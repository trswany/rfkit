==> flow/design.v <==
`timescale 1ns/1ps
module bram #(
  parameter int WordLengthBits = 8,
  parameter int NumWords = 128,
  parameter int AddressWidthBits = 7
) (
  input logic clk,
  input logic [AddressWidthBits-1:0] address,
  input logic write_enable,
  input logic [WordLengthBits-1:0] data_in,
  output logic [WordLengthBits-1:0] data_out
);
  logic [WordLengthBits-1:0] ram [NumWords];
  initial begin
    if (AddressWidthBits < $clog2(NumWords)) begin
      $error("AddressWidthBits is not big enough to address the full bram.");
    end
  end
  always @(posedge clk) begin
    if (write_enable) begin
      data_out <= data_in;
      ram[address] <= data_in;
    end else begin
      data_out <= ram[address];
    end
  end
endmodule
======== From RTL to reports: bram ========
What the tools print for bram, step after step.
Line numbers count from 1 in the design file above.
Operators carry their Yosys type and port widths (W data, S select, Z words).
A cell with - has no value.
inputs
  design top .............................. bram
  clock ................................... clk
  library ................................. sky130hd
  library corner .......................... tt_025C_1v80

======== Word-level counts ========
Yosys after proc, flatten, opt, wreduce and memory -nomap, before mapping. Enables and synchronous resets that opt folds into registers are not counted as muxes. Memory bits, and registers merged into a memory's read port (data or address), are not among the register bits. Print and check cells are not counted. Equal cells are merged and count once.
Memory sizes are those after Yosys's memory passes, which may raise the word count (mostly to a power of two), join words into wider ones and drop unused or constant bits.
word-level totals
  word width x clocked read ports ......... 8
  input bits .............................. 17
  word-level cells ........................ 4
  output and inout bits ................... 8
  memories ................................ 1
  bits in registers ....................... 0
  bits in writable memories ............... 1024
cells by class
  muxes and demuxes ....................... 3
memory list
  name  words  bits a word  rd ports  wr ports  line  text
  ram   128    8            1         1         13    logic [WordLengthBits-1:0] ram [NumWords];
operator list
  operator  number
  $mux W8   1
  $mux W7   1
  $mux W1   1

======== Logic depth ========
Depth = most cells in a row (Yosys ltp): at word level without a register or memory, in the mapped netlist without a sequential cell, where the memories' decode and read muxes count.
logic depth
  depth in word-level cells ............... 1
  ABC_AREA ................................ 0
  mapped depth ............................ 7
  gate-level depth less buffers ........... 4

======== Netlist ========
Yosys stat after the flow's synthesis: flattened, memories mapped to cells. It holds for the ABC_AREA given above (unset counts as 0); a run with the other value may have another netlist.
cells by type
  type                       number  total area (µm²)
  sky130_fd_sc_hd__edfxtp_1  1024    3.07E+04
  sky130_fd_sc_hd__mux4_2    336     7.57E+03
  sky130_fd_sc_hd__nor2_1    122     457.939
  sky130_fd_sc_hd__clkbuf_1  44      165.158
  sky130_fd_sc_hd__dfxtp_1   7       140.134
  sky130_fd_sc_hd__mux2_2    8       90.086
  sky130_fd_sc_hd__buf_4     11      82.579
  sky130_fd_sc_hd__buf_2     15      75.072
  sky130_fd_sc_hd__buf_1     18      67.565
  sky130_fd_sc_hd__nand3_1   12      60.058
  sky130_fd_sc_hd__nand2_1   14      52.55
  sky130_fd_sc_hd__nor3_1    9       45.043
  sky130_fd_sc_hd__nor2b_1   7       43.792
  sky130_fd_sc_hd__nand4_1   3       18.768
  sky130_fd_sc_hd__nand2b_1  2       12.512
  sky130_fd_sc_hd__buf_6     1       11.261
  sky130_fd_sc_hd__or3_1     1       6.256
synthesis totals
  buffers ................................. 89
  cells in the netlist .................... 1634
  sequential area ......................... 30889.6 µm²
  cell area after synthesis ............... 39645.5 µm²
  flip-flops .............................. 1031

======== Path before layout ========
Path of least setup slack by OpenSTA after synthesis, without wires, with an ideal clock, recovery checks aside; 20% of the period is set as input and as output delay. Where synthesis merged equal registers, the netlist keeps one of their names.
timing after synthesis
  path type ............................... register to output
  start ................................... register (name not given)
  end ..................................... output port data_out[0]
  required time ........................... 5.096 ns
  clock period ............................ 6.37 ns
  stages on the path ...................... 7
  path delay .............................. 2.715 ns
  path buffers ............................ 2
  time at the first pin ................... 0.000 ns
  external output delay ................... 1.274 ns
  slack ................................... 2.381 ns
  arrival ................................. 2.715 ns
  synthesis period reached ................ 3.989 ns
"path delay" = arrival - input delay + setup time.
A path that ends at an output port has no setup time.
"stages on the path": output pins that drive a net of the path, with the launching flip-flop's if there is one; two outputs of one cell count as two.
"synthesis period reached" is the clock period less the worst setup slack; recovery checks do not enter. This is arithmetic on one report: input and output delays are still those of the set period (20% each).
between the ends, after synthesis
  cell sequence ........................... sky130_fd_sc_hd__dfxtp_1 > sky130_fd_sc_hd__clkbuf_1 > sky130_fd_sc_hd__buf_1 > sky130_fd_sc_hd__mux4_2 > sky130_fd_sc_hd__mux4_2 > sky130_fd_sc_hd__mux4_2 > sky130_fd_sc_hd__mux2_2
ends and longest elaborated chain, after synthesis
  item              line  text
  end: declaration  11    output logic [WordLengthBits-1:0] data_out
Chain of elaborated cells between the ends: none given.

======== Worst path after layout ========
Path of least setup slack in the final report of run 2 (OpenROAD, finished layout, wires in). Where an end is a register, its clock arrival counts in the times.
timing post-layout
  path type ............................... register to output
  start ................................... register (name not given)
  end ..................................... output port data_out[6]
  external output delay ................... 0.47 ns
  slack ................................... -1.90 ns
  stages on the path ...................... 11
  path buffers ............................ 6
  clock period ............................ 2.37 ns
  arrival ................................. 3.80 ns
  required time ........................... 1.90 ns
  time at the first pin ................... 0.68 ns
between the ends, post-layout
  cell sequence ........................... sky130_fd_sc_hd__dfxtp_4 > sky130_fd_sc_hd__buf_8 > sky130_fd_sc_hd__buf_12 > sky130_fd_sc_hd__buf_16 > sky130_fd_sc_hd__buf_4 > sky130_fd_sc_hd__buf_6 > sky130_fd_sc_hd__mux4_2 > sky130_fd_sc_hd__mux4_2 > sky130_fd_sc_hd__mux4_2 > sky130_fd_sc_hd__mux2_4 > sky130_fd_sc_hd__buf_6
ends and longest elaborated chain, post-layout
  item              line  text
  end: declaration  11    output logic [WordLengthBits-1:0] data_out
Chain of elaborated cells between the ends: none given.

Add stored flow runs of bram

Settings and measured results of 2 stored flow runs for module bram (sky130hd), not sorted in any way. The constraints put input and output delay at 20% of the set period each and load the outputs with 0.01 pF.
"achieved clock period (ns)" is the run's clock period less its worst setup slack. It is reckoned from that one timing run; input and output delays stay at 20% of the period that was set.
"worst setup path time (ns)" means the part of the period allowed to the worst setup path (the constraints hold back 20% at inputs and 20% at outputs) less its slack; where the path has registers, the arrival times of their clocks count too.

Flow files of run 1
==> flow/run.sh <==
#!/bin/bash
# the make line also repeats the synthesis and layout settings of config.mk as NAME=value (left out here)
make -C /OpenROAD-flow-scripts/flow DESIGN_CONFIG=/design/flow/config.mk WORK_HOME=/design/flow/orfs CLKGATE_MAP_FILE= finish
==> flow/config.mk <==
export PLATFORM = sky130hd
export DESIGN_NAME = bram
export DESIGN_NICKNAME = bram
export VERILOG_FILES = /design/flow/design.v
export SDC_FILE = /design/flow/constraint.sdc
export NUM_CORES = 4
export LEC_CHECK = 0
export ABC_AREA = 0
export CAP_MARGIN = 20
export CELL_PAD_IN_SITES_DETAIL_PLACEMENT = 2
export CORE_MARGIN = 3
export CORE_UTILIZATION = 56
export GPL_ROUTABILITY_DRIVEN = 1
export GPL_TIMING_DRIVEN = 1
export PLACE_DENSITY_LB_ADDON = 0.14
export SLEW_MARGIN = 35
==> flow/constraint.sdc <==
create_clock -name core_clock -period 3.17 [get_ports {clk}]
set_input_delay 0.6340 -clock core_clock [delete_from_list [all_inputs] [get_ports {clk}]]
set_output_delay 0.6340 -clock core_clock [all_outputs]
set_load 0.01 [all_outputs]

report of run 1: did not finish, place, DPL-0033

Flow files of run 2
==> flow/run.sh <==
#!/bin/bash
# the make line also repeats the synthesis and layout settings of config.mk as NAME=value (left out here)
make -C /OpenROAD-flow-scripts/flow DESIGN_CONFIG=/design/flow/config.mk WORK_HOME=/design/flow/orfs CLKGATE_MAP_FILE= finish
==> flow/config.mk <==
export PLATFORM = sky130hd
export DESIGN_NAME = bram
export DESIGN_NICKNAME = bram
export VERILOG_FILES = /design/flow/design.v
export SDC_FILE = /design/flow/constraint.sdc
export NUM_CORES = 4
export LEC_CHECK = 0
export CAP_MARGIN = 10
export CORE_ASPECT_RATIO = 0.73
export CORE_MARGIN = 4
export CORE_UTILIZATION = 24
export CTS_CLUSTER_DIAMETER = 76
export GPL_ROUTABILITY_DRIVEN = 1
export MIN_ROUTING_LAYER = met2
export SETUP_SLACK_MARGIN = 0.58
export SLEW_MARGIN = 20
export TNS_END_PERCENT = 100
==> flow/constraint.sdc <==
create_clock -name core_clock -period 2.37 [get_ports {clk}]
set_input_delay 0.4740 -clock core_clock [delete_from_list [all_inputs] [get_ports {clk}]]
set_output_delay 0.4740 -clock core_clock [all_outputs]
set_load 0.01 [all_outputs]

report of run 2
yosys chip area after synthesis (um^2): 39645.5
finish__design__die__area: 171837.0
finish__design__instance__area__stdcell: 49553.8
finish__design__instance__utilization: 0.3019
finish__timing__setup__ws: -1.903
finish__timing__setup__tns: -14.937
finish__timing__hold__ws: 0.217
achieved clock period (ns): 4.273
worst setup path time (ns): 3.80
worst setup path kind: register to output
