==> flow/design.v <==
`timescale 1ns/1ps
module bram_dual_port #(
  parameter int WordLengthBits = 8,
  parameter int NumWords = 128,
  parameter int AddressWidthBits = 7
) (
  input logic clk,
  input logic [AddressWidthBits-1:0] address_in,
  input logic [AddressWidthBits-1:0] address_out,
  input logic write_enable,
  input logic [WordLengthBits-1:0] data_in,
  output logic [WordLengthBits-1:0] data_out
);
  logic [WordLengthBits-1:0] ram [NumWords];
  initial begin
    if (AddressWidthBits < $clog2(NumWords)) begin
      $error("AddressWidthBits is not big enough to address the full bram.");
    end
  end
  always @(posedge clk) begin
    if (write_enable) begin
      ram[address_in] <= data_in;
    end
    data_out <= ram[address_out];
  end
endmodule
`timescale 1ns/1ps
module ring_buffer #(
  parameter int WordLengthBits = 8,
  parameter int NumWords = 128
) (
  input logic clk,
  input logic rst,
  input logic put,
  input logic [WordLengthBits-1:0] data_in,
  input logic get,
  output logic [WordLengthBits-1:0] data_out,
  output logic data_out_valid,
  output logic buffer_empty,
  output logic buffer_100p_full
);
  localparam int AddressWidthBits = $clog2(NumWords);
  logic [AddressWidthBits-1:0] head, tail, tail_d;
  logic bram_write_enable;
  logic last_action_included_put;
  bram_dual_port #(
    .WordLengthBits(WordLengthBits),
    .NumWords(NumWords),
    .AddressWidthBits(AddressWidthBits)
  ) bram_dual_port(
    .clk(clk),
    .address_in(head),
    .address_out(tail),
    .write_enable(bram_write_enable),
    .data_in(data_in),
    .data_out(data_out)
  );
  always @(posedge clk) begin
    if (rst) begin
      head <= '0;
      tail_d <= '0;
      last_action_included_put <= 1'b0;
      data_out_valid <= 1'b0;
    end else begin
      tail_d <= tail;
      if (get && !buffer_empty) begin
        data_out_valid <= 1'b1;
      end else begin
        data_out_valid <= 1'b0;
      end
      if (bram_write_enable) begin
        if (head == NumWords) begin
          head <= '0;
        end else begin
          head <= head + 1;
        end
      end
      if (bram_write_enable) begin
        last_action_included_put <= 1'b1;
      end else if (get && !buffer_empty) begin
        last_action_included_put <= 1'b0;
      end
    end
  end
  always_comb begin
    tail = tail_d;
    if (data_out_valid) begin
      if (tail_d == NumWords) begin
        tail = '0;
      end else begin
        tail = tail_d + 1;
      end
    end
    buffer_empty = 1'b0;
    buffer_100p_full = 1'b0;
    if (head == tail) begin
      if (last_action_included_put) begin
        buffer_100p_full = 1'b1;
      end else begin
        buffer_empty = 1'b1;
      end
    end
    if (put && !buffer_100p_full) begin
      bram_write_enable = 1'b1;
    end else begin
      bram_write_enable = 1'b0;
    end
  end
endmodule
### Tool chain data of ring_buffer

The steps from the RTL of ring_buffer to its reports follow in flow order.
Line numbers count from 1 in the design file above.
The mark n/a stands for no value.

| set-up | value |
|---|---|
| top | ring_buffer |
| clock input | clk |
| cell library | sky130hd |
| timing corner | tt_025C_1v80 |

### After elaboration

Source: Yosys, flattened and elaborated, memories not mapped. Widths are those after wreduce. Print and check cells do not count. Equal cells are merged and count once.
Yosys's memory passes give these memory sizes; they may raise the number of words (mostly to a power of two), join words into wider ones and drop unused or constant bits.

| storage and ports | value |
|---|---|
| register bits | 16 |
| bits in latches | 0 |
| bits in writable memories | 1024 |
| ROM bits | 0 |
| clocked read ports x word width | 8 |
| memories kept | 1 |

| operators by class | value |
|---|---|
| add/subtract/negate cells | 2 |
| multipliers | 0 |
| div/mod/pow operators | 0 |
| $lt $le $gt $ge | 0 |
| equal/unequal tests | 1 |
| shifts and indexed selects | 0 |
| muxes and demuxes | 12 |
| bitwise logic cells | 0 |
| reductions and logical operators | 5 |

Memories:

| name | words | width | rd ports | wr ports | RTL line | text |
|---|---|---|---|---|---|---|
| bram_dual_port.ram | 128 | 8 | 1 | 1 | 14 | `logic [WordLengthBits-1:0] ram [NumWords];` |

Operators by type and width:

| cell | count |
|---|---|
| adder 7 x 1 -> 7 bit with constant B | 2 |
| 2-to-1 mux 7 bit | 2 |
| 2-to-1 mux 1 bit | 9 |
| 2-to-1 mux 8 bit | 1 |
| == test 7 bit | 1 |
| logical AND 1 bit | 2 |
| logical NOT 1 bit | 2 |
| nonzero test 2 bit | 1 |

### Logic depth

Yosys ltp: most cells in a row. Word level: on the elaborated netlist, between registers, memories and ports. Mapped: between sequential cells and ports; inverters and the memories' decode and read muxes count.

| depth | value |
|---|---|
| word-level depth | 8 |
| ABC_AREA | 0 |
| gate-level depth with buffers | 11 |
| gate-level depth less buffers | 7 |

### Mapped cells and area

Source: synth_stat.txt of the flow (Yosys; design flattened, memories mapped). It holds for the ABC_AREA given above (unset counts as 0); a run with the other value may have another netlist.
Totals and module areas in this step are rounded.

Cells by type:

| cell type | count |
|---|---|
| sky130_fd_sc_hd__edfxtp_1 | 1024 |
| sky130_fd_sc_hd__mux4_2 | 513 |
| sky130_fd_sc_hd__nor2_1 | 187 |
| sky130_fd_sc_hd__a221o_1 | 62 |
| sky130_fd_sc_hd__a32o_1 | 62 |
| sky130_fd_sc_hd__a22o_1 | 67 |
| sky130_fd_sc_hd__dfxtp_1 | 24 |
| sky130_fd_sc_hd__clkbuf_1 | 89 |
| sky130_fd_sc_hd__buf_2 | 63 |
| sky130_fd_sc_hd__buf_6 | 20 |
| sky130_fd_sc_hd__mux2i_1 | 22 |
| sky130_fd_sc_hd__buf_4 | 23 |
| sky130_fd_sc_hd__o22ai_1 | 24 |
| sky130_fd_sc_hd__nor3_1 | 29 |
| sky130_fd_sc_hd__a2111oi_0 | 15 |
| sky130_fd_sc_hd__a221oi_1 | 15 |
| sky130_fd_sc_hd__a32oi_1 | 14 |
| sky130_fd_sc_hd__a22oi_1 | 15 |

Other cell types: 31; their cells: 172.

| mapped netlist | value |
|---|---|
| cells in the netlist | 2440 |
| mapped area | 48550 um^2 |
| area of sequential cells | 31230 um^2 |
| flip-flop cells | 1048 |

By module: a second synthesis without flattening, with its own total; a netlist apart from the flattened one above.

| unflattened totals | value |
|---|---|
| cell total of the unflattened synthesis | 1727 |
| area (unflattened synthesis) | 40540 um^2 |

Rows give one instance, submodules left out.

Modules:

| module | instances | cells | area (um^2) |
|---|---|---|---|
| bram_dual_port | 1 | 1635 | 39670 |
| ring_buffer | 1 | 92 | 878.3 |

### Path before layout

Source: OpenSTA report_checks on the synthesized netlist (no wires, ideal clock, input and output delay 20% of the period each), path of least setup slack; recovery checks are left aside. Register names are those of the netlist, which keeps one name where synthesis merged equal registers.

| path after synthesis | value |
|---|---|
| path kind | register to output |
| start point | register tail_d[0] |
| end point | output buffer_100p_full |
| clock period | 5610 ps |
| external output delay | 1122 ps |
| time at the first pin | 0 ps |
| data arrival time | 2122 ps |
| data required time | 4488 ps |
| setup slack | 2366 ps |
| delay of the path | 2122 ps |
| driving pins on the path | 9 |
| path buffers | 2 |
| synthesis period reached | 3244 ps |

"delay of the path" is the arrival time less input delay plus setup time.
A path that ends at an output port has no setup time.
"driving pins on the path" counts driving pins, that of a launching flip-flop among them; a cell with two outputs on the path counts twice.
"synthesis period reached" is the clock period less the worst setup slack; recovery checks do not enter. This is arithmetic on one report: input and output delays are still those of the set period (20% each).
Between the ends stands the longest chain of elaborated cells between them, by number of cells; it is not shown to be the way that was timed. Of several equally long chains one is given.
Each line given opens the expression or statement behind the cell; cells for indexed reads and writes are added by Yosys, which also makes memories of some case tables.

| on the way, after synthesis | value |
|---|---|
| cells stage by stage | sky130_fd_sc_hd__dfxtp_1 > sky130_fd_sc_hd__ha_1 > sky130_fd_sc_hd__buf_2 > sky130_fd_sc_hd__nand2b_1 > sky130_fd_sc_hd__mux4_2 > sky130_fd_sc_hd__nand4b_4 > sky130_fd_sc_hd__or4_1 > sky130_fd_sc_hd__buf_2 > sky130_fd_sc_hd__inv_1 |
| cells in the longest elaborated chain | 4 |

Ends and longest elaborated chain, after synthesis:

| item | RTL line | text |
|---|---|---|
| from (decl) | 43 | `logic [AddressWidthBits-1:0] head, tail, tail_d;` |
| from (assign) | 61 | `tail_d <= '0;` |
| from (assign) | 65 | `tail_d <= tail;` |
| adder 7 x 1 -> 7 bit | 91 | `tail = tail_d + 1;` |
| 2-to-1 mux 7 bit | 87 | `if (data_out_valid) begin` |
| == test 7 bit | 96 | `if (head == tail) begin` |
| 2-to-1 mux 1 bit | 96 |  |
| to (decl) | 40 | `output logic buffer_100p_full` |

### Worst path after layout

Path of least setup slack in the final report of flow run A (OpenROAD, finished layout, wires in). Where an end is a register, its clock arrival counts in the times.
The report prints the path's times to 10 ps; the period is as set.

| path post-layout | value |
|---|---|
| path kind | register to output |
| start point | register tail_d[1] |
| end point | output buffer_100p_full |
| clock period | 2650 ps |
| external output delay | 530 ps |
| time at the first pin | 740 ps |
| data arrival time | 2880 ps |
| data required time | 2120 ps |
| setup slack | -760 ps |
| driving pins on the path | 8 |
| path buffers | 2 |

Between the ends stands the longest chain of elaborated cells between them, by number of cells; it is not shown to be the way that was timed. Of several equally long chains one is given.

| on the way, post-layout | value |
|---|---|
| cells stage by stage | sky130_fd_sc_hd__dfxtp_4 > sky130_fd_sc_hd__buf_4 > sky130_fd_sc_hd__nand4_2 > sky130_fd_sc_hd__nor2_1 > sky130_fd_sc_hd__xnor3_2 > sky130_fd_sc_hd__or4_4 > sky130_fd_sc_hd__inv_1 > sky130_fd_sc_hd__buf_6 |
| cells in the longest elaborated chain | 4 |

Ends and longest elaborated chain, post-layout:

| item | RTL line | text |
|---|---|---|
| from (decl) | 43 | `logic [AddressWidthBits-1:0] head, tail, tail_d;` |
| from (assign) | 61 | `tail_d <= '0;` |
| from (assign) | 65 | `tail_d <= tail;` |
| adder 7 x 1 -> 7 bit | 91 | `tail = tail_d + 1;` |
| 2-to-1 mux 7 bit | 87 | `if (data_out_valid) begin` |
| == test 7 bit | 96 | `if (head == tail) begin` |
| 2-to-1 mux 1 bit | 96 |  |
| to (decl) | 40 | `output logic buffer_100p_full` |

Settings and measured results of 2 stored flow runs for module ring_buffer (sky130hd), not sorted in any way. The constraints put input and output delay at 20% of the set period each and load the outputs with 0.01 pF.
"clock period achieved": clock period set for the run, less the worst setup slack. It is reckoned from that one timing run; input and output delays stay at 20% of the period that was set.
"time on the worst setup path" means the part of the period allowed to the worst setup path (the constraints hold back 20% at inputs and 20% at outputs) less its slack; where the path has registers, the arrival times of their clocks count too.
By "overall power" is meant OpenSTA's value without simulated activity: inputs other than the clock are taken to toggle once in ten clock periods, and the tool carries that through the logic.
"time on the worst setup path" is known to 10 ps.
The results are shown rounded.

## Flow run A

==> flow/run.sh <==
#!/bin/bash
# the make line also repeats the synthesis and layout settings of config.mk as NAME=value (left out here)
make -C /OpenROAD-flow-scripts/flow DESIGN_CONFIG=/design/flow/config.mk WORK_HOME=/design/flow/orfs CLKGATE_MAP_FILE= finish
==> flow/config.mk <==
export PLATFORM = sky130hd
export DESIGN_NAME = ring_buffer
export DESIGN_NICKNAME = ring_buffer
export VERILOG_FILES = /design/flow/design.v
export SDC_FILE = /design/flow/constraint.sdc
export NUM_CORES = 4
export LEC_CHECK = 0
export ABC_AREA = 0
export CAP_MARGIN = 20
export CELL_PAD_IN_SITES_DETAIL_PLACEMENT = 2
export CELL_PAD_IN_SITES_GLOBAL_PLACEMENT = 3
export CORE_ASPECT_RATIO = 0.67
export CORE_MARGIN = 2
export CORE_UTILIZATION = 43
export CTS_CLUSTER_SIZE = 49
export MIN_ROUTING_LAYER = met2
export SLEW_MARGIN = 20
==> flow/constraint.sdc <==
create_clock -name core_clock -period 2.65 [get_ports {clk}]
set_input_delay 0.5300 -clock core_clock [delete_from_list [all_inputs] [get_ports {clk}]]
set_output_delay 0.5300 -clock core_clock [all_outputs]
set_load 0.01 [all_outputs]

| result of flow run A | value |
|---|---|
| chip area after synthesis (Yosys) | 48550 um^2 |
| clock period achieved | 3412 ps |
| final utilization | 0.553 |
| die size | 115700 um^2 |
| setup slack of the worst path | -762 ps |
| standard-cell area of the final layout | 61610 um^2 |
| worst hold slack after layout | 110 ps |
| time on the worst setup path | 2880 ps |
| critical path kind | register to output |
| total negative slack on setup checks | -501300 ps |
| overall power | 42.18 mW |

## Flow run B

==> flow/run.sh <==
#!/bin/bash
# the make line also repeats the synthesis and layout settings of config.mk as NAME=value (left out here)
make -C /OpenROAD-flow-scripts/flow DESIGN_CONFIG=/design/flow/config.mk WORK_HOME=/design/flow/orfs CLKGATE_MAP_FILE= finish
==> flow/config.mk <==
export PLATFORM = sky130hd
export DESIGN_NAME = ring_buffer
export DESIGN_NICKNAME = ring_buffer
export VERILOG_FILES = /design/flow/design.v
export SDC_FILE = /design/flow/constraint.sdc
export NUM_CORES = 4
export LEC_CHECK = 0
export CAP_MARGIN = 5
export CELL_PAD_IN_SITES_GLOBAL_PLACEMENT = 3
export CORE_MARGIN = 9
export CORE_UTILIZATION = 57
export GPL_ROUTABILITY_DRIVEN = 1
export MIN_ROUTING_LAYER = met2
export SETUP_SLACK_MARGIN = 0.74
export SLEW_MARGIN = 15
==> flow/constraint.sdc <==
create_clock -name core_clock -period 3.01 [get_ports {clk}]
set_input_delay 0.6020 -clock core_clock [delete_from_list [all_inputs] [get_ports {clk}]]
set_output_delay 0.6020 -clock core_clock [all_outputs]
set_load 0.01 [all_outputs]

| result of flow run B | value |
|---|---|
| time on the worst setup path | 3390 ps |
| critical path kind | register to register |
| die size | 96000 um^2 |
| chip area after synthesis (Yosys) | 48550 um^2 |
| total negative slack on setup checks | -12970 ps |
| clock period achieved | 3394 ps |
| standard-cell area of the final layout | 58270 um^2 |
| setup slack of the worst path | -384 ps |
| overall power | 36.06 mW |
| final utilization | 0.694 |
| worst hold slack after layout | 262 ps |
